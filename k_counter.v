==> flow/design.v <==
module k_counter(clk, rst, counter_ammount_i, end_test_flag);
parameter DATA_WIDTH = 6;
parameter NUMBER_OF_COMBINATIONS = 7'b1000000;
parameter HALF_COMBINATIONS     = 7'b0100000;
input clk;
input rst;
output reg end_test_flag;
output reg [DATA_WIDTH-1:0] counter_ammount_i;		 
reg dff_reset_i;
reg [DATA_WIDTH-1:0] add_2_n;
reg [DATA_WIDTH-1:0] div_n;
reg [DATA_WIDTH : 0] counter;  
reg [DATA_WIDTH-1:0] prev_counter_ammount_i;	 
reg error_sync;
reg error_bist;
reg age_test;
reg [6:0] state;
reg diag_mode;
reg [3:0] block_number;
reg [2:0] state_rst;
	reg [2:0] state_error;	
	always @ (posedge clk or posedge rst) begin
		if(rst) begin
			counter_ammount_i <= 0;
			counter <= 0;
			add_2_n <= 0;
			state <= 0;			
			block_number <= 4'hF;			
			end_test_flag <= 0;
		end
		else begin
			state <= state;
			case (state)				
				0: begin
					counter_ammount_i <= 0;
					counter <= 0;					
					state <= state + 1;
				end
				1: begin
					age_test <= 0;		 
					counter_ammount_i <= counter_ammount_i + 1;
					counter <= counter + 1;
					state <= state + 1;				
				end
				2: begin									
					if (counter_ammount_i == 0) begin	 
						state <= state + 10;		
					end
					else begin						
						counter <= counter + 1;
						if (counter_ammount_i % 2 == 0) begin	 
							state <= state + 2;											
						end
						else begin					
							state <= state  + 1;
						end
					end
				end									
				3: begin							
					if (counter == 7'b100_0000) begin
						state <= state - 1;
						counter_ammount_i <= counter_ammount_i + 1;
						counter <= 0;						 
					end
					else begin					
						state <= state;
						counter_ammount_i <= counter_ammount_i;
						counter <= counter + 1;					
					end
				end
				4: begin					
					counter <= counter + 1;
					prev_counter_ammount_i <= counter_ammount_i;
					if(counter_ammount_i % 128 == 0) begin
						state <= state + 1;
						div_n <= 128;
					end
					else 
						if(counter_ammount_i % 64 == 0) begin
							state <= state + 1;						
							div_n <= 64;
						end
					else 
						if(counter_ammount_i % 32 == 0) begin
							state <= state + 1;
							div_n <= 32;					
						end
					else
						if(counter_ammount_i % 16 == 0) begin
							state <= state + 1;
							div_n <= 16;					
						end
					else
						if(counter_ammount_i % 8 == 0) begin
							state <= state + 1;
							div_n <= 8;						
						end
					else
						if(counter_ammount_i % 4 == 0) begin
							state <= state + 1;
							div_n <= 4;					
						end					
					else begin						
						state <= state + 5;
					end	
				end
				5: begin					
					if(counter * div_n == NUMBER_OF_COMBINATIONS) begin
						counter_ammount_i <= prev_counter_ammount_i;
						state <= state + 1;
						add_2_n <= add_2_n + 1;
						counter <= 0;
					end
					else begin
						state <= state;
						counter_ammount_i <= prev_counter_ammount_i;
						counter <= counter + 1;
						add_2_n <= add_2_n;
					end
				end
				6: begin					
					counter <= counter + 1;					
					if(add_2_n == div_n) begin
						state <= state - 5;
						counter_ammount_i <= prev_counter_ammount_i;
						counter <= 0;
						add_2_n <= 0;						
					end
					else begin
						counter_ammount_i <= add_2_n;				
						state <= 5; 
						add_2_n <= add_2_n;		
					end	
				end
				7: begin					
				end
				8: begin
				end
				9: begin	 
					counter <= counter + 1;
					if(counter == HALF_COMBINATIONS - 1) begin	 
						state <= state + 1;
						counter_ammount_i <= 1;
					end
					else begin	
						state <= state;
					end
				end
				10: begin
					counter_ammount_i <= prev_counter_ammount_i;
					counter <= counter + 1;
					state <= state + 1;					
				end
				11: begin
					if (counter == 7'b1000000) begin
						state <= 1;
						counter <= 7'b0000000;
					end
					else begin
						state <= state;
						counter <= counter + 1;					
					end
				end
				12: begin	 
					counter <= 0;					
					state <= state;
					end_test_flag <= 1;
				end			
				default: begin
					state <= 0;
				end		
			endcase
		end
	end		
endmodule
# Step by step through the tools: k_counter
# What the tools print for k_counter, step after step.
# Line numbers count from 1 in the design file above.
# Cell names lack the library's common part.
# A cell with -- has no value.
[setup]
top_module = "k_counter"
clock_port = "clk"
lib = "sky130hd"
pvt_corner = "tt_025C_1v80"

# Word level
# Source: Yosys, flattened and elaborated, memories not mapped. Widths are those after wreduce. Registers that Yosys merges into a memory's read port (data or address) are not register bits. Print and check cells do not count.
[bits]
mem_bits_rw = 0
word_cells = 100
romBits = 0
memories = 0
clocked_rd_ports_x_width = 0
out_inout_bits = 7
latch_bits = 0
ff_bits = 37
in_bits = 2
[op_classes]
n_reduce_logical = 27
addsub = 9
div = 0
logic = 2
shifts = 0
muxes = 29
mul = 1
eq_ne = 22
n_cmp = 0
[op_table]
columns = ["op", "count"]
rows = [
  ["zero test 32 bit", 6],
  ["2-to-1 mux 7 bit", 16],
  ["parallel mux 7 bit (select 9 bit)", 1],
  ["2-to-1 mux 6 bit", 9],
  ["parallel mux 7 bit (select 6 bit)", 1],
  ["parallel mux 6 bit (select 6 bit)", 1],
  ["equality test 7 x 4 -> 1 bit (second input constant)", 5],
  ["equality test 7 x 3 -> 1 bit (second input constant)", 4],
  ["multiplier 7 x 4 -> 5 bit", 1],
  ["adder 7 x 1 -> 7 bit (second input constant)", 2],
  ["equality test 7 x 2 -> 1 bit (second input constant)", 2],
  ["!= test 2 bit (second input constant)", 6],
  ["adder 6 x 1 -> 6 bit (second input constant)", 2],
  ["parallel mux 6 bit (select 2 bit)", 1],
  ["AND reduction 3 bit", 3],
  ["OR reduction 3 bit", 3],
  ["OR reduction 2 bit", 4],
  ["OR reduction 4 bit", 2],
  ["subtractor 7 x 1 -> 7 bit (second input constant)", 1],
  ["equality test 7 x 1 -> 1 bit (second input constant)", 1],
  ["adder 7 x 2 -> 7 bit (second input constant)", 1],
  ["adder 7 x 3 -> 7 bit (second input constant)", 1],
  ["subtractor 7 x 3 -> 7 bit (second input constant)", 1],
  ["adder 7 x 4 -> 7 bit (second input constant)", 1],
  ["equality test 7 x 5 -> 1 bit (second input constant)", 1],
  ["equality test 7 bit (second input constant)", 1],
  ["zero test 7 bit", 1],
  ["nonzero test 7 bit", 1],
]
# Not listed: further kinds 9, cells in them 11.

# Depth
# Longest topological path by Yosys (ltp), each cell counted once; first at word level (registers and memories cut), then after technology mapping (sequential cells cut; the memories' decode and read muxes count).
[logic_depth]
depth_word = 7
ABC_AREA = 1
depth_mapped = 20
ltp_nobuf = 20

# Synthesis result
# Yosys stat after the flow's synthesis: flattened, memories mapped to cells. It holds for the ABC_AREA given above (unset counts as 0); a run with the other value may have another netlist.
[by_type]
columns = ["cell", "count", "type_area_um2"]
rows = [
  ["dfrtp_1", 27, 675.648],
  ["nand2_1", 107, 401.635],
  ["edfxtp_1", 10, 300.288],
  ["ha_1", 19, 237.728],
  ["inv_1", 54, 202.694],
  ["o21ai_0", 36, 180.173],
  ["nand3_1", 31, 155.149],
  ["nor2_1", 41, 153.898],
  ["xor2_1", 10, 87.584],
  ["a21oi_1", 13, 65.062],
  ["fa_1", 3, 60.058],
  ["nor2_4", 3, 33.782],
  ["nand4_1", 5, 31.28],
  ["nor3_1", 6, 30.029],
  ["o21ai_1", 6, 30.029],
  ["xnor2_1", 3, 26.275],
  ["nand2_2", 4, 25.024],
  ["nand4_2", 2, 25.024],
]
# Not listed: further types 16, cells in them 26.
[mapped]
synth_area_um2 = 2885.3
mapped_cells = 406
buf_cells = 4
ffs = 37
seq_area_um2 = 975.9

# Worst setup path after synthesis
# OpenSTA on the mapped netlist: ideal clock, no wires. The path of least setup slack (recovery checks aside). Input and output delay are each 20% of the period. Register names are those of the netlist, which keeps one name where synthesis merged equal registers.
[synth_timing]
kind = "flip-flop to flip-flop"
from = "register counter[0]"
to = "register state[4]"
n_path_buf = 0
t_first_pin_ns = 0.000
path_delay_ns = 3.002
arrival_ns = 2.878
required_time_ns = 4.776
path_stages = 18
period_ns = 4.9
setup_time_ns = 0.124
setup_slack_ns = 1.898
synth_period_reached_ns = 3.002
# "path_delay_ns" = arrival - input delay + setup time.
# "path_stages": output pins that drive a net of the path, with the launching flip-flop's if there is one; two outputs of one cell count as two.
# "synth_period_reached_ns" is the clock period less the worst setup slack; recovery checks do not enter. This is arithmetic on one report: input and output delays are still those of the set period (20% each).
# Between the ends stands the longest chain of elaborated cells between them, by number of cells; it is not shown to be the way that was timed. Of several equally long chains one is given.
# A line is the first line of the expression or statement that the cell stems from. Yosys adds cells for indexed reads and writes and turns some case tables into memories.
# At most two assigning lines are given for a register; there are more.
[synth_between]
path_cell_list = "dfrtp_1 > nand2_1 > fa_1 > fa_1 > inv_1 > fa_1 > inv_1 > nand2_1 > nand2_1 > nand2_1 > nand2_1 > nand3_1 > nand3_1 > nand2_1 > nand2_1 > inv_2 > o21ai_1 > nor2_1"
elab_chain_cells = 4
cone_cells = 14
cone_classes = "mul: 1; eq/ne: 7; mux: 5; reduce/logical: 1"
[synth_rtl]
columns = ["element", "line", "rtl"]
rows = [
  ["from (decl)", 12, "reg [DATA_WIDTH : 0] counter;"],
  ["from (assign)", 42, "counter <= counter + 1;"],
  ["from (assign)", 50, "counter <= counter + 1;"],
  ["multiplier 7 x 4 -> 5 bit", 108, "if(counter * div_n == NUMBER_OF_COMBINATIONS) begin"],
  ["equality test 5 bit", 108, ""],
  ["2-to-1 mux 7 bit", 108, ""],
  ["parallel mux 7 bit (select 9 bit)", 33, "case (state)"],
  ["to (assign)", 32, "state <= state;"],
  ["to (assign)", 37, "state <= state + 1;"],
  ["to (decl)", 17, "reg [6:0] state;"],
]

# Worst path after layout
# Path of least setup slack in the final report of run 1 (OpenROAD, finished layout, wires in). Where an end is a register, its clock arrival counts in the times.
[layout_timing]
kind = "flip-flop to flip-flop"
from = "register counter[0]"
to = "register state[4]"
n_path_buf = 0
required_time_ns = 5.94
setup_time_ns = 0.11
setup_slack_ns = 2.41
period_ns = 5.76
path_stages = 18
t_first_pin_ns = 0.30
arrival_ns = 3.53
# Between the ends stands the longest chain of elaborated cells between them, by number of cells; it is not shown to be the way that was timed. Of several equally long chains one is given.
# At most two assigning lines are given for a register; there are more.
[layout_between]
path_cell_list = "dfrtp_1 > nand2_1 > fa_1 > fa_1 > inv_1 > fa_1 > inv_1 > nand2_1 > nand2_1 > nand2_1 > nand2_1 > nand3_1 > nand3_1 > nand2_1 > nand2_1 > inv_2 > o21ai_1 > nor2_1"
elab_chain_cells = 4
cone_cells = 14
cone_classes = "mul: 1; eq/ne: 7; mux: 5; reduce/logical: 1"
[layout_rtl]
columns = ["element", "line", "rtl"]
rows = [
  ["from (decl)", 12, "reg [DATA_WIDTH : 0] counter;"],
  ["from (assign)", 42, "counter <= counter + 1;"],
  ["from (assign)", 50, "counter <= counter + 1;"],
  ["multiplier 7 x 4 -> 5 bit", 108, "if(counter * div_n == NUMBER_OF_COMBINATIONS) begin"],
  ["equality test 5 bit", 108, ""],
  ["2-to-1 mux 7 bit", 108, ""],
  ["parallel mux 7 bit (select 9 bit)", 33, "case (state)"],
  ["to (assign)", 32, "state <= state;"],
  ["to (assign)", 37, "state <= state + 1;"],
  ["to (decl)", 17, "reg [6:0] state;"],
]

Measured data: module k_counter, platform sky130hd, 2 stored runs of the flow under differing settings, order arbitrary. Input and output delays are each 20% of the period that was set; the output load is 0.01 pF.
"achievedPeriod_ns" = clock period - worst setup slack. The figure is calculated, with input and output delays left at 20% of the set period.
"worst_path_ns" = time allowed to the worst setup path (clock period - input delay - output delay, where it has them) - its slack; a late launch clock adds to it, a late capture clock takes from it.
"power_mw" is the tool's figure for a default switching activity; nothing was simulated.

# run 1
==> flow/run.sh <==
#!/bin/bash
# the make line also repeats the synthesis and layout settings of config.mk as NAME=value (left out here)
make -C /OpenROAD-flow-scripts/flow DESIGN_CONFIG=/design/flow/config.mk WORK_HOME=/design/flow/orfs CLKGATE_MAP_FILE= finish
==> flow/config.mk <==
export PLATFORM = sky130hd
export DESIGN_NAME = k_counter
export DESIGN_NICKNAME = k_counter
export VERILOG_FILES = /design/flow/design.v
export SDC_FILE = /design/flow/constraint.sdc
export NUM_CORES = 4
export LEC_CHECK = 0
export ABC_AREA = 1
export CAP_MARGIN = 20
export CELL_PAD_IN_SITES_GLOBAL_PLACEMENT = 1
export CORE_MARGIN = 2
export CORE_UTILIZATION = 33
export CTS_CLUSTER_DIAMETER = 209
export GPL_TIMING_DRIVEN = 1
export PLACE_DENSITY_LB_ADDON = 0.22
export SLEW_MARGIN = 20
export TNS_END_PERCENT = 95
==> flow/constraint.sdc <==
create_clock -name core_clock -period 5.76 [get_ports {clk}]
set_input_delay 1.1520 -clock core_clock [delete_from_list [all_inputs] [get_ports {clk}]]
set_output_delay 1.1520 -clock core_clock [all_outputs]
set_load 0.01 [all_outputs]

==> run 1: results <==
fin_util_pct=37.0
layout_stdcell_area_um2=3176.8
die_footprint_um2=9507.2
timing.hold.ws_ns=0.471
timing.setup.ws_ns=2.414
worst_path_ns=3.35
worst_path_kind="flip-flop to flip-flop"
ys_area_um2=2885.3
achievedPeriod_ns=3.346
setup_tns_ns=0.000
power_mw=0.4678

# run 2
==> flow/run.sh <==
#!/bin/bash
# the make line also repeats the synthesis and layout settings of config.mk as NAME=value (left out here)
make -C /OpenROAD-flow-scripts/flow DESIGN_CONFIG=/design/flow/config.mk WORK_HOME=/design/flow/orfs CLKGATE_MAP_FILE= finish
==> flow/config.mk <==
export PLATFORM = sky130hd
export DESIGN_NAME = k_counter
export DESIGN_NICKNAME = k_counter
export VERILOG_FILES = /design/flow/design.v
export SDC_FILE = /design/flow/constraint.sdc
export NUM_CORES = 4
export LEC_CHECK = 0
export ABC_AREA = 0
export CAP_MARGIN = 20
export CORE_MARGIN = 6
export CORE_UTILIZATION = 29
export CTS_CLUSTER_DIAMETER = 225
export GPL_ROUTABILITY_DRIVEN = 0
export MAX_ROUTING_LAYER = met5
export PLACE_DENSITY_LB_ADDON = 0.07
export SLEW_MARGIN = 0
export TNS_END_PERCENT = 50
==> flow/constraint.sdc <==
create_clock -name core_clock -period 3.68 [get_ports {clk}]
set_input_delay 0.7360 -clock core_clock [delete_from_list [all_inputs] [get_ports {clk}]]
set_output_delay 0.7360 -clock core_clock [all_outputs]
set_load 0.01 [all_outputs]

==> run 2: results <==
fin_util_pct=34.7
layout_stdcell_area_um2=3210.6
die_footprint_um2=12071.4
timing.hold.ws_ns=0.477
timing.setup.ws_ns=0.072
worst_path_ns=3.61
worst_path_kind="flip-flop to flip-flop"
ys_area_um2=2777.7
achievedPeriod_ns=3.608
setup_tns_ns=0.000
power_mw=0.7309
